==> flow/design.v <==
module jts16_trackball(
    input             rst,
    input             clk,
    input             LHBL,
    input             right_en,
    input      [ 7:0] joystick1,
    input      [ 7:0] joystick2,
    input      [ 7:0] joystick3,
    input      [ 7:0] joystick4,
    input      [15:0] joyana1,
    input      [15:0] joyana1b,  
    input      [15:0] joyana2,
    input      [15:0] joyana2b,  
    input      [15:0] joyana3,
    input      [15:0] joyana4,
    output reg [11:0] trackball0,
    output reg [11:0] trackball1,
    output reg [11:0] trackball2,
    output reg [11:0] trackball3,
    output reg [11:0] trackball4,
    output reg [11:0] trackball5,
    output reg [11:0] trackball6,
    output reg [11:0] trackball7
);
reg         LHBLl;
reg  [ 5:0] hcnt;
wire [15:0] mainstick1 = right_en ? joyana1b : joyana1;
wire [15:0] mainstick2 = right_en ? joyana2b : joyana2;
function [11:0] extjoy( input [7:0] ja );
    extjoy = { {8{ja[7]}}, ja[6:3] };
endfunction
always @(posedge clk, posedge rst) begin
    if( rst ) begin
        hcnt <= 0;
        trackball0 <= 12'h10a;
        trackball1 <= 12'h20b;
        trackball2 <= 12'h30c;
        trackball3 <= 12'h40d;
        trackball4 <= 12'h50e;
        trackball5 <= 12'h60f;
        trackball6 <= 12'h701;
        trackball7 <= 12'h802;
    end else begin
        LHBLl <= LHBL;
        if( !LHBL && LHBLl ) begin
            hcnt<=hcnt+6'd1;
            if( hcnt==0 ) begin
                trackball0 <= trackball0 - extjoy( mainstick1[ 7:0] );  
                trackball1 <= trackball1 + extjoy( mainstick1[15:8] );  
                trackball2 <= trackball2 - extjoy( mainstick2[ 7:0] );
                trackball3 <= trackball3 + extjoy( mainstick2[15:8] );
                trackball4 <= trackball4 - extjoy( joyana3[ 7:0] );
                trackball5 <= trackball5 + extjoy( joyana3[15:8] );
                trackball6 <= trackball6 - extjoy( joyana4[ 7:0] );
                trackball7 <= trackball7 + extjoy( joyana4[15:8] );
            end
        end
    end
end
endmodule
# Reports on jts16_trackball
# Tool output for the design above, in the order of the flow.
# Lines are those of the file above, counted from 1.
# Operators: Yosys type, input widths -> output width; for muxes data width and select width s.
# Library cell names are shortened.
# The mark - stands for no value.
# inputs
top_module	jts16_trackball
clock	clk
cell_library	sky130hd
pvt_corner	tt_025C_1v80

# After elaboration
# Source: Yosys, flattened and elaborated, memories not mapped. Widths are those after wreduce. Registers that Yosys merges into a memory's read port (data or address) are not register bits. Print and check cells do not count. Equal cells are merged and count once.
# op_classes
n_addsub	9
n_mux	2
reduce_and_logical	4
# op_table
operator	n
$add 12x12->12	4
$sub 12x12->12	4
$mux 16	2
$add 6x1->6 const B	1
$logic_not 6->1	1
$reduce_and 2->1	1
$logic_and 1x1->1	1
$logic_not 1->1	1
# word_totals
regBits	103
in_bits	132
out_inout_bits	96

# Logic depth
# Yosys ltp: most cells in a row. Word level: on the elaborated netlist, between registers, memories and ports. Mapped: between sequential cells and ports; inverters and the memories' decode and read muxes count.
# depth
ltp_word	3
abc_area	0
ltp_mapped	12

# Netlist
# The flow's flattened synthesis, as Yosys stat reports it; memories are mapped. The netlist is that of the ABC_AREA named above (0 if unset); the other value can give another one.
# by_type
type	n	type_area_um2
dfrtp_1	70	1751.68
ha_1	90	1126.08
dfstp_2	32	840.806
nand2_1	134	502.982
o21ai_0	97	485.466
xnor2_1	42	367.853
xor2_1	33	289.027
a21oi_1	47	235.226
fa_1	8	160.154
mux2_2	14	157.651
a21o_1	20	150.144
mux2i_1	13	130.125
inv_1	32	120.115
nor2_1	30	112.608
a211oi_1	12	90.086
nand3_1	15	75.072
o21a_1	9	67.565
nor2b_1	10	62.56
# Not listed: further types 45, cells in them 136.
# synth_totals
mapped_cells	844
area_mm2	0.0076961
ff_cells	103
buf_cells	25

# Path before layout
# OpenSTA on the mapped netlist: ideal clock, no wires. The path of least setup slack (recovery checks aside). Input and output delay are each 20% of the period. Register names are those of the netlist, which keeps one name where synthesis merged equal registers.
# synth_path
path_type	input -> register
startpoint	input port right_en
endpoint	register trackball3[10]
period_ns	6.19
in_delay_ns	1.238
setup_ns	0.081
launch_ns	1.238
arrival_time_ns	3.922
setup_slack_ns	2.187
path_delay_ns	2.765
driving_pins	12
n_path_buf	2
period_less_setup_slack_ns	4.003
# "path_delay_ns" = arrival - input delay + setup time.
# "driving_pins" counts driving pins, that of a launching flip-flop among them; a cell with two outputs on the path counts twice.
# "period_less_setup_slack_ns" = period - worst setup slack (recovery checks aside). The figure is calculated, with input and output delays left at 20% of the set period.
# Between the ends stands the longest chain of elaborated cells between them, by number of cells; it is not shown to be the way that was timed. Of several equally long chains one is given.
# Each line given opens the expression or statement behind the cell; cells for indexed reads and writes are added by Yosys, which also makes memories of some case tables.
# synth_via
cell_sequence	buf_4 -> buf_1 -> mux2_2 -> ha_1 -> fa_1 -> a21o_1 -> a21o_2 -> a21oi_1 -> inv_1 -> a2111oi_2 -> xor2_1 -> o21ai_1
elab_chain_cells	2
cone_cells	2
cone_lines	2
classes_between	add/sub (1); mux (1)
# synth_lines
item	line_no	rtl
start: declaration	5	input             right_en,
$mux 16	28	wire [15:0] mainstick2 = right_en ? joyana2b : joyana2;
$add 12x12->12	51	trackball3 <= trackball3 + extjoy( mainstick2[15:8] );
end: assignment	38	trackball3 <= 12'h40d;
end: assignment	51
end: declaration	19	output reg [11:0] trackball3,

# Worst path after layout
# From the final timing report of flow run A: the path of least setup slack in the routed layout; clock arrival at registers is part of the times.
# layout_path
path_type	input -> register
startpoint	input port right_en
endpoint	register trackball3[11]
period_ns	4.22
in_delay_ns	0.84
setup_ns	0.07
launch_ns	0.84
arrival_time_ns	3.82
setup_slack_ns	0.67
driving_pins	11
n_path_buf	2
# Between the ends stands the longest chain of elaborated cells between them, by number of cells; it is not shown to be the way that was timed. Of several equally long chains one is given.
# layout_via
cell_sequence	clkdlybuf4s50_1 -> buf_4 -> mux2_2 -> ha_1 -> and3_1 -> a2111o_1 -> a21oi_2 -> o21ai_2 -> nor3b_1 -> o31ai_2 -> xnor2_1
elab_chain_cells	2
cone_cells	2
cone_lines	2
classes_between	add/sub (1); mux (1)
# layout_lines
item	line_no	rtl
start: declaration	5	input             right_en,
$mux 16	28	wire [15:0] mainstick2 = right_en ? joyana2b : joyana2;
$add 12x12->12	51	trackball3 <= trackball3 + extjoy( mainstick2[15:8] );
end: assignment	38	trackball3 <= 12'h40d;
end: assignment	51
end: declaration	19	output reg [11:0] trackball3,

# Design jts16_trackball on sky130hd. What follows are 2 stored runs of the flow, each under its own settings; their order means nothing. The constraints put input and output delay at 20% of the set period each and load the outputs with 0.01 pF.
# "achievedPeriod_ns" is the run's clock period less its worst setup slack. It is reckoned from that one timing run; input and output delays stay at 20% of the period that was set.
# "worst_setup_path_time_ns" = time allowed to the worst setup path (clock period - input delay - output delay, where it has them) - its slack; a late launch clock adds to it, a late capture clock takes from it.
# "power_total_uw" rests on the timing tool's default activity at the inputs, not on a simulated workload.
# A setting shown as . is not set for that run.
name,flow run A,flow run B
period_ns,4.22,5.25
SETUP_SLACK_MARGIN,-0.07,.
CAP_MARGIN,20,20
CORE_MARGIN,2,4
CORE_UTILIZATION,40,64
SLEW_MARGIN,20,25
PLACE_DENSITY_LB_ADDON,.,0.25
GPL_ROUTABILITY_DRIVEN,.,0
CTS_CLUSTER_DIAMETER,.,125
MIN_ROUTING_LAYER,.,met1
MAX_ROUTING_LAYER,.,met4
post_synth_area_mm2,0.0076961,0.0076961
die_area_mm2,0.0203661,0.0138439
layout_stdcell_area_mm2,0.0098757,0.0097569
post_route_util_frac,0.526,0.84
fin_ws_ns,0.672,1.107
setup_tns_ns,0.000,0.000
holdWs_ns,0.467,0.466
power_total_uw,6762,5618
achievedPeriod_ns,3.548,4.143
worst_setup_path_time_ns,2.70,3.09
worst_path_kind,input -> register,input -> register
