==> flow/design.v <==
module jtmc8123(
    input             clk,
    input             m1_n,
    input      [15:0] a,
    input             enc_en,
    input       [7:0] enc,
    input             rom_ok,
    output reg  [7:0] dec,
    output reg        dec_ok,
    output     [12:0] key_addr,
    input      [ 7:0] key_data
);
wire [ 7:0] key;
assign key = key_data;
assign key_addr = {m1_n,a[15:10],a[8],a[6],a[4],a[2:0]};
wire [2:0] decrypt_type = {key[4]^key[5],
                   key[0]^key[1]^key[2]^key[4],
                   key[0]^key[2]^m1_n};
wire [1:0] swap = {key[2]^key[3], key[0]^key[1]};
wire [3:0] param = {key[1]^key[6]^key[7],
                key[0]^key[1]^key[6],
                key[0]^key[2]^key[3],
                key[0]^m1_n};
always @(posedge clk) begin
    dec_ok <= rom_ok;
    if( !enc_en )
        dec <= enc;
    else
        case(decrypt_type)
            0: dec <= decrypt_type_0 (enc, param, swap);
            1: dec <= decrypt_type_0 (enc, param, swap);
            2: dec <= decrypt_type_1a(enc, param, swap);
            3: dec <= decrypt_type_1b(enc, param, swap);
            4: dec <= decrypt_type_2a(enc, param, swap);
            5: dec <= decrypt_type_2b(enc, param, swap);
            6: dec <= decrypt_type_3a(enc, param, swap);
            7: dec <= decrypt_type_3b(enc, param, swap);
        endcase
end
reg [7:0] v;
reg s;
reg t;
function [7:0] decrypt_type_0;
    input [7:0] value;
    input [3:0] p;  
    input [1:0] swap;
    v = value;
    case (swap)
        0: v = {v[7],v[5],v[3],v[1],v[2],v[0],v[6],v[4]};
        1: v = {v[5],v[3],v[7],v[2],v[1],v[0],v[4],v[6]};
        2: v = {v[0],v[3],v[4],v[6],v[7],v[1],v[5],v[2]};
        3: v = {v[0],v[7],v[3],v[2],v[6],v[4],v[1],v[5]};
    endcase
    s = p[3] & v[7];
    t = p[2] & v[6];
    v = {
         v[7] ^ t ^ v[6] ^ p[1],
         v[6] ^ (p[1] & (v[7] ^ t ^ v[6])) ^ p[1],
         v[5] ^ s ^ v[2] ^ t ^ p[2] ^ p[0],
        ~v[4],
        ~v[3] ^ s,
         v[2] ^ t ^ p[2],
        ~v[1] ^ t,
         v[0] ^ s ^ v[2] ^ t ^ p[2] ^ p[0]
    };
    decrypt_type_0 = p[0] ? {v[7],v[6],v[5],v[1],v[4],v[3],v[2],v[0]} : v;
endfunction
function [7:0] decrypt_type_1a;
    input [7:0] value;
    input [3:0] p;  
    input [1:0] swap;
    v = value;
    case (swap)
        0: v = {v[4],v[2],v[6],v[5],v[3],v[7],v[1],v[0]};
        1: v = {v[6],v[0],v[5],v[4],v[3],v[2],v[1],v[7]};
        2: v = {v[2],v[3],v[6],v[1],v[4],v[0],v[7],v[5]};
        3: v = {v[6],v[5],v[1],v[3],v[2],v[7],v[0],v[4]};
    endcase
    v = p[2] ? {v[7],v[6],v[1],v[5],v[3],v[2],v[4],v[0]} : v;
    v = {
         v[7] ^ v[4] ^ p[3],
        ~v[6] ^ v[7] ^ v[2] ^ v[4] ^ p[1],
         v[5],
         v[4] ^ v[7] ^ v[2],
        ~v[3] ^ v[7] ^ v[6] ^ v[2] ^ p[1],
         v[2] ^ v[4] ^ p[3],
        ~v[1] ^ v[2],
        ~v[0] ^ v[1]
    };
    decrypt_type_1a = p[0] ? {v[7],v[6],v[1],v[4],v[3],v[2],v[5],v[0]} : v;
endfunction
function [7:0] decrypt_type_1b;
    input [7:0] value;
    input [3:0] p;  
    input [1:0] swap;
    v = value;
    case (swap)
        0: v = {v[1],v[0],v[3],v[2],v[5],v[6],v[4],v[7]};
        1: v = {v[2],v[0],v[5],v[1],v[7],v[4],v[6],v[3]};
        2: v = {v[6],v[4],v[7],v[2],v[0],v[5],v[1],v[3]};
        3: v = {v[7],v[1],v[3],v[6],v[0],v[2],v[5],v[4]};
    endcase
    s = v[2] & v[0];
    v = {
         v[7] ^ s ^ v[5] ^ v[3] ^ p[2],
        ~v[6] ^ v[4] ^ s ^ v[0] ^ v[3] ^ p[2] ^ p[0],
         v[5] ^ v[4] ^ s ^ v[1],
        ~v[4] ^ s ^ p[3] ^ p[1],
         v[3] ^ p[1] ^ p[2],
         v[2] ^ v[7] ^ s ^ v[5] ^ v[0] ^ v[3] ^ p[0],
         v[1] ^ v[6] ^ v[0] ^ v[3] ^ p[3] ^ p[0],
        ~v[0] ^ v[3] ^ p[0] ^ p[2]
    };
    decrypt_type_1b = v;
endfunction
function [7:0] decrypt_type_2a;
    input [7:0] value;
    input [3:0] p;  
    input [1:0] swap;
    v = value;
    case (swap)
        0: v = {v[0],v[1],v[4],v[3],v[5],v[6],v[2],v[7]};
        1: v = {v[6],v[3],v[0],v[5],v[7],v[4],v[1],v[2]};
        2: v = {v[1],v[6],v[4],v[5],v[0],v[3],v[7],v[2]};
        3: v = {v[4],v[6],v[7],v[5],v[2],v[3],v[1],v[0]};
    endcase
    v = (v[3] || (p[1] & v[2])) ? {v[6],v[0],v[7],v[4],v[3],v[2],v[1],v[5]} : v;
    v = {
        ~v[7] ^ v[5],
        ~v[6] ^ v[0],
        ~v[5] ^ v[6],
        ~v[4] ^ p[2],
         v[3] ^ v[4] ^ p[2],
         v[2] ^ v[1] ^ p[2],
        ~v[1] ^ p[2],
         v[0] ^ v[4] ^ p[2]
    };
    case({p[3],p[0]})
        1: v = {v[7],v[6],v[5],v[2],v[1],v[3],v[4],v[0]};
        2: v = {v[7],v[6],v[5],v[1],v[2],v[4],v[3],v[0]};
        3: v = {v[7],v[6],v[5],v[3],v[4],v[1],v[2],v[0]};
        default:;
    endcase
    decrypt_type_2a = v;
endfunction
function [7:0] decrypt_type_2b;
    input [7:0] value;
    input [3:0] p;  
    input [1:0] swap;
    v = value;
    case (swap)
        0: v = {v[1],v[3],v[4],v[6],v[5],v[7],v[0],v[2]};
        1: v = {v[0],v[1],v[5],v[4],v[7],v[3],v[2],v[6]};
        2: v = {v[3],v[5],v[4],v[1],v[6],v[2],v[0],v[7]};
        3: v = {v[5],v[2],v[3],v[0],v[4],v[7],v[6],v[1]};
    endcase
    s = v[7] & v[3];
    v = {
        v[7] ^ v[5] ^ s ^ v[4],
        v[6] ^ s,
        v[5] ^ v[1] ^ s ^ v[4],
        v[4] ^ s,
        v[3] ^ v[5] ^ s ^ v[4],
        v[2] ^ v[7],
        v[1] ^ s ^ v[4],
        v[0] ^ s
    };
    s = v[5] & (v[7] ^ v[1]);
    v = {
        ~v[7] ^ v[6] ^ v[3] ^ p[2] ^ p[1],
         v[6] ^ v[3] ^ p[3] ^ p[2],
         v[5] ^ v[6] ^ v[3] ^ p[2] ^ p[0],
         v[4] ^ s,
        ~v[3] ^ v[2] ^ p[3] ^ p[2],
        ~v[2] ^ p[2] ^ p[0],
        ~v[1] ^ v[3] ^ v[2] ^ p[3] ^ p[2],
         v[0] ^ s
    };
    decrypt_type_2b = v;
endfunction
function [7:0] decrypt_type_3a;
    input [7:0] value;
    input [3:0] p;  
    input [1:0] swap;
    v = value;
    case (swap)
        0: v = {v[5],v[3],v[1],v[7],v[0],v[2],v[6],v[4]};
        1: v = {v[3],v[1],v[2],v[5],v[4],v[7],v[0],v[6]};
        2: v = {v[5],v[6],v[1],v[2],v[7],v[0],v[4],v[3]};
        3: v = {v[5],v[6],v[7],v[0],v[4],v[2],v[1],v[3]};
    endcase
    v = {
        v[7] ^ v[2],
        v[6],
        v[5] ^ v[2],
        v[4] ^ v[2],
        v[3],
        v[2],
        v[1],
        v[0] ^ v[3]
    };
    v = p[0] ? {v[7],v[2],v[5],v[4],v[3],v[1],v[0],v[6]} : v;
    v = {
        v[7],
        v[6] ^ v[1],
        v[5],
        v[4] ^ v[3] ^ p[3],
        v[3] ^ p[3],
        v[2] ^ v[3],
        v[1] ^ v[3],
        v[0] ^ v[1]
    };
    v = v[3] ? {v[5],v[6],v[7],v[4],v[3],v[2],v[1],v[0]} : v;
    v = {
         v[7] ^ p[2],
        ~v[6],
        ~v[5],
        ~v[4] ^ p[1],
        ~v[3],
         v[2] ^ v[5],
         v[1] ^ v[5],
         v[0] ^ p[0]
    };
    decrypt_type_3a = v;
endfunction
function [7:0] decrypt_type_3b;
    input [7:0] value;
    input [3:0] p;  
    input [1:0] swap;
    v = value;
    case (swap)
        0: v = {v[3],v[7],v[5],v[4],v[0],v[6],v[2],v[1]};
        1: v = {v[7],v[5],v[4],v[6],v[1],v[2],v[0],v[3]};
        2: v = {v[7],v[4],v[3],v[0],v[5],v[1],v[6],v[2]};
        3: v = {v[2],v[6],v[4],v[1],v[3],v[7],v[0],v[5]};
    endcase
    v = (v[2] ^ v[7]) ? {v[7],v[6],v[3],v[4],v[5],v[2],v[1],v[0]} : v;
    s = v[2] ^ p[3];
    t = v[4] ^ v[1];
    v = {
        v[7] ^ s ^ p[3],
        v[6] ^ t,
        v[5],
        v[4] ^ v[1],
        v[3],
        v[2] ^ v[1],
        v[1] ^ ((v[7] ^ s) & (v[6] ^ t) ^ v[7] ^ s),
        v[0] ^ p[2]
    };
    v = p[3] ? {v[4],v[6],v[3],v[2],v[5],v[0],v[1],v[7]} : v;
    v = {
         v[7] ^ p[1],
         v[6],
        ~v[5],
         v[4] ^ v[5],
        ~v[3] ^ p[0],
        ~v[2] ^ v[7],
         v[1] ^ v[4],
         v[0]
    };
    decrypt_type_3b = v;
endfunction
endmodule
-- Tool chain data of jtmc8123
Tool output for the design above, in the order of the flow.
Lines are those of the file above, counted from 1.
Operators carry their Yosys type and port widths (W data, S select, Z words).
Not given: n/a
- top: jtmc8123
- clock input: clk
- standard-cell library: sky130hd
- corner: tt_025C_1v80

-- After elaboration
Source: Yosys, flattened and elaborated, memories not mapped. Widths are those after wreduce; folded enables and synchronous resets count as part of the registers. Registers that Yosys merges into a memory's read port (data or address) are not register bits. Print and check cells do not count. Equal cells are merged and count once.
- register bits at 9
- noted bitwise gates (word level): 218
- noted equality and inequality tests: 13
- noted reductions and logical operators: 3
- mux-type cells at 35
- operators by type and width (cell ; count):
    $pmux W8 S4 ; 7
    $xor A1 B1 Y1 ; 178
    $mux W8 ; 20
    $pmux W8 S8 ; 1
    $not A1 Y1 ; 29
    $mux W6 ; 3
    $pmux W5 S3 ; 1
    $eq A3 B3 Y1 const B ; 4
    $and A1 B1 Y1 ; 11
    $mux W5 ; 2
    $eq A2 B2 Y1 const B ; 4
    $mux W7 ; 1
    $eq A3 B2 Y1 const B ; 2
    $eq A2 B1 Y1 const B ; 2
    $eq A3 B1 Y1 const B ; 1
    $logic_not A3 Y1 ; 1
    $logic_not A2 Y1 ; 1
    $logic_or A1 B1 Y1 ; 1

-- Depth
Yosys ltp: most cells in a row. Word level: on the elaborated netlist, between registers, memories and ports. Mapped: between sequential cells and ports; inverters and the memories' decode and read muxes count.
- noted word-level depth: 19
- noted ABC_AREA: 0
- noted gate-level depth with buffers: 14

-- After synthesis
The flow's flattened synthesis, as Yosys stat reports it; memories are mapped. The netlist is that of the ABC_AREA named above (0 if unset); the other value can give another one.
Totals and module areas in this step are rounded.
- cell area after synthesis at 4500 um^2
- flip-flop cells: 9
- mapped cells: 571
- cells by type (cell ; count ; area in all (um^2)):
    sky130_fd_sc_hd__xnor2_1 ; 68 ; 595.571
    sky130_fd_sc_hd__mux2i_1 ; 40 ; 400.384
    sky130_fd_sc_hd__xor2_1 ; 30 ; 262.752
    sky130_fd_sc_hd__nand2_1 ; 50 ; 187.68
    sky130_fd_sc_hd__dfxtp_1 ; 9 ; 180.173
    sky130_fd_sc_hd__mux4_2 ; 8 ; 180.173
    sky130_fd_sc_hd__nor2_1 ; 42 ; 157.651
    sky130_fd_sc_hd__a21oi_1 ; 30 ; 150.144
    sky130_fd_sc_hd__o21ai_0 ; 26 ; 130.125
    sky130_fd_sc_hd__buf_4 ; 17 ; 127.622
    sky130_fd_sc_hd__xnor3_1 ; 5 ; 112.608
    sky130_fd_sc_hd__buf_6 ; 9 ; 101.347
    sky130_fd_sc_hd__nand3_1 ; 19 ; 95.091
    sky130_fd_sc_hd__xnor2_4 ; 3 ; 82.579
    sky130_fd_sc_hd__mux2_2 ; 7 ; 78.826
    sky130_fd_sc_hd__o211ai_1 ; 10 ; 75.072
    sky130_fd_sc_hd__clkbuf_1 ; 19 ; 71.318
    sky130_fd_sc_hd__buf_2 ; 14 ; 70.067
Not listed: further types 67, cells in them 165.

-- Timing after synthesis
OpenSTA on the mapped netlist: ideal clock, no wires. The path of least setup slack (recovery checks aside). Input and output delay are each 20% of the period. Register names are those of the netlist, which keeps one name where synthesis merged equal registers.
- kind: input to register
- from: input key_data[0]
- to: register dec[6]
- path delay: 2365 ps
- noted time at the first pin: 868 ps
- required time at 4218 ps
- noted stages on the path: 10
- data arrival time at 3111 ps
- noted setup time: 122 ps
- setup slack: 1107 ps
- noted period: 4340 ps
- noted buffers on the path: 2
- noted synthesis period reached: 3233 ps
"path delay" = arrival - input delay + setup time.
"stages on the path" counts driving pins, that of a launching flip-flop among them; a cell with two outputs on the path counts twice.
"synthesis period reached" = period - worst setup slack (recovery checks aside). The figure is calculated, with input and output delays left at 20% of the set period.
The rows between start and end are the longest chain of elaborated cells between them; the timing report does not say that the signal goes this way. Where chains are equally long, one stands for them.
A line is the first line of the expression or statement that the cell stems from. Yosys adds cells for indexed reads and writes and turns some case tables into memories.
At most two assigning lines are given for a register; there are more.
- cells stage by stage: sky130_fd_sc_hd__buf_6 -> sky130_fd_sc_hd__xor2_4 -> sky130_fd_sc_hd__buf_4 -> sky130_fd_sc_hd__mux2i_1 -> sky130_fd_sc_hd__mux2_2 -> sky130_fd_sc_hd__a311o_1 -> sky130_fd_sc_hd__xnor2_1 -> sky130_fd_sc_hd__o211ai_1 -> sky130_fd_sc_hd__o211ai_1 -> sky130_fd_sc_hd__o32a_1
- cells in the longest elaborated chain at 15
- ends and longest elaborated chain, after synthesis (item ; line ; source):
    start, declared ; 11 ; input      [ 7:0] key_data
    $xor A1 B1 Y1 (3 in a row) ; 17 ; key[0]^key[1]^key[2]^key[4],
    $eq A3 B2 Y1 ; 29 ; case(decrypt_type)
    $mux W8 ; 29 ;
    $mux W8 ; 26 ; if( !enc_en )
    $not A1 Y1 ; 106 ; ~v[6] ^ v[4] ^ s ^ v[0] ^ v[3] ^ p[2] ^ p[0],
    $xor A1 B1 Y1 (6 in a row) ; 106 ;
    $pmux W8 S8 ; 29 ;
    $mux W8 ; 26 ;
    end, assigned ; 27 ; dec <= enc;
    end, assigned ; 30 ; 0: dec <= decrypt_type_0 (enc, param, swap);
    end, declared ; 8 ; output reg  [7:0] dec,

-- Timing after layout
From the final timing report of entry B: the path of least setup slack in the routed layout; clock arrival at registers is part of the times.
The report prints the path's times to 10 ps; the period is as set.
- kind: input to register
- from: input enc[5]
- to: register dec[6]
- setup slack: -770 ps
- required time at 2250 ps
- data arrival time at 3030 ps
- noted buffers on the path: 3
- noted period: 2140 ps
- noted setup time: 120 ps
- noted stages on the path: 10
- noted time at the first pin: 430 ps
The rows between start and end are the longest chain of elaborated cells between them; the timing report does not say that the signal goes this way. Where chains are equally long, one stands for them.
At most two assigning lines are given for a register; there are more.
- cells stage by stage: sky130_fd_sc_hd__dlygate4sd2_1 -> sky130_fd_sc_hd__clkbuf_8 -> sky130_fd_sc_hd__clkbuf_4 -> sky130_fd_sc_hd__mux2i_4 -> sky130_fd_sc_hd__a2111oi_2 -> sky130_fd_sc_hd__xnor2_1 -> sky130_fd_sc_hd__mux2i_4 -> sky130_fd_sc_hd__nand2_1 -> sky130_fd_sc_hd__nor3b_4 -> sky130_fd_sc_hd__o32a_1
- cells in the longest elaborated chain at 11
- ends and longest elaborated chain, post-layout (item ; line ; source):
    start, declared ; 6 ; input       [7:0] enc,
    $pmux W8 S4 ; 151 ; case (swap)
    $mux W8 ; 29 ; case(decrypt_type)
    $mux W8 ; 26 ; if( !enc_en )
    $xor A1 B1 Y1 (3 in a row) ; 163 ; v[3] ^ v[5] ^ s ^ v[4],
    $xor A1 B1 Y1 (3 in a row) ; 171 ; v[6] ^ v[3] ^ p[3] ^ p[2],
    $pmux W8 S8 ; 29 ;
    $mux W8 ; 26 ;
    end, assigned ; 27 ; dec <= enc;
    end, assigned ; 30 ; 0: dec <= decrypt_type_0 (enc, param, swap);
    end, declared ; 8 ; output reg  [7:0] dec,

2 stored runs of jtmc8123 in the flow (synthesis by Yosys, layout by OpenROAD, sky130hd cells), in arbitrary order. Constraints: input delay and output delay 20% of the set period each, output load 0.01 pF.
By "period achieved" is meant the clock period of the run minus its worst setup slack. This is arithmetic on one report: input and output delays are still those of the set period (20% each).
"critical path time": the worst setup path's part of the clock period (all of it between registers, 20% less for each end at a port) less its slack. A launch clock that arrives late makes it longer, a capture clock that arrives late makes it shorter.
"total power of the final layout": no workload was simulated; the value follows from the tool's default switching activity.
"critical path time" is given in steps of 10 ps.
The measured numbers are rounded.

Entry A

==> flow/run.sh <==
#!/bin/bash
# the make line also repeats the synthesis and layout settings of config.mk as NAME=value (left out here)
make -C /OpenROAD-flow-scripts/flow DESIGN_CONFIG=/design/flow/config.mk WORK_HOME=/design/flow/orfs CLKGATE_MAP_FILE= finish
==> flow/config.mk <==
export PLATFORM = sky130hd
export DESIGN_NAME = jtmc8123
export DESIGN_NICKNAME = jtmc8123
export VERILOG_FILES = /design/flow/design.v
export SDC_FILE = /design/flow/constraint.sdc
export NUM_CORES = 4
export LEC_CHECK = 0
export CAP_MARGIN = 20
export CELL_PAD_IN_SITES_DETAIL_PLACEMENT = 0
export CELL_PAD_IN_SITES_GLOBAL_PLACEMENT = 3
export CORE_MARGIN = 10
export CORE_UTILIZATION = 48
export CTS_CLUSTER_DIAMETER = 383
export CTS_CLUSTER_SIZE = 54
export GPL_TIMING_DRIVEN = 1
export MIN_ROUTING_LAYER = met1
export PLACE_DENSITY = 0.6
export SLEW_MARGIN = 20
export TNS_END_PERCENT = 95
==> flow/constraint.sdc <==
create_clock -name core_clock -period 1.93 [get_ports {clk}]
set_input_delay 0.3860 -clock core_clock [delete_from_list [all_inputs] [get_ports {clk}]]
set_output_delay 0.3860 -clock core_clock [all_outputs]
set_load 0.01 [all_outputs]

Entry A: stopped before the end: placement reported GPL-0301.

Entry B

==> flow/run.sh <==
#!/bin/bash
# the make line also repeats the synthesis and layout settings of config.mk as NAME=value (left out here)
make -C /OpenROAD-flow-scripts/flow DESIGN_CONFIG=/design/flow/config.mk WORK_HOME=/design/flow/orfs CLKGATE_MAP_FILE= finish
==> flow/config.mk <==
export PLATFORM = sky130hd
export DESIGN_NAME = jtmc8123
export DESIGN_NICKNAME = jtmc8123
export VERILOG_FILES = /design/flow/design.v
export SDC_FILE = /design/flow/constraint.sdc
export NUM_CORES = 4
export LEC_CHECK = 0
export CAP_MARGIN = 15
export CELL_PAD_IN_SITES_GLOBAL_PLACEMENT = 1
export CORE_ASPECT_RATIO = 0.65
export CORE_MARGIN = 2
export CORE_UTILIZATION = 53
export CTS_CLUSTER_DIAMETER = 295
export GPL_ROUTABILITY_DRIVEN = 0
export GPL_TIMING_DRIVEN = 0
export MAX_ROUTING_LAYER = met5
export PLACE_DENSITY = 0.95
export SLEW_MARGIN = 35
export TNS_END_PERCENT = 100
==> flow/constraint.sdc <==
create_clock -name core_clock -period 2.14 [get_ports {clk}]
set_input_delay 0.4280 -clock core_clock [delete_from_list [all_inputs] [get_ports {clk}]]
set_output_delay 0.4280 -clock core_clock [all_outputs]
set_load 0.01 [all_outputs]

Measured in entry B:
- critical path time: 2,490 ps
- critical path kind: input to register
- mapped cell area after synthesis at 4,500 um^2
- worst slack on setup checks at -770 ps
- final worst hold slack: 640 ps
- period achieved at 2,914 ps
- noted the die size: 9,200 um^2
- noted the post-layout utilization: 84%
- noted the total power of the final layout: 4,300 uW
- noted the standard-cell area of the final layout: 6,800 um^2
- noted the total negative setup slack: -4,900 ps
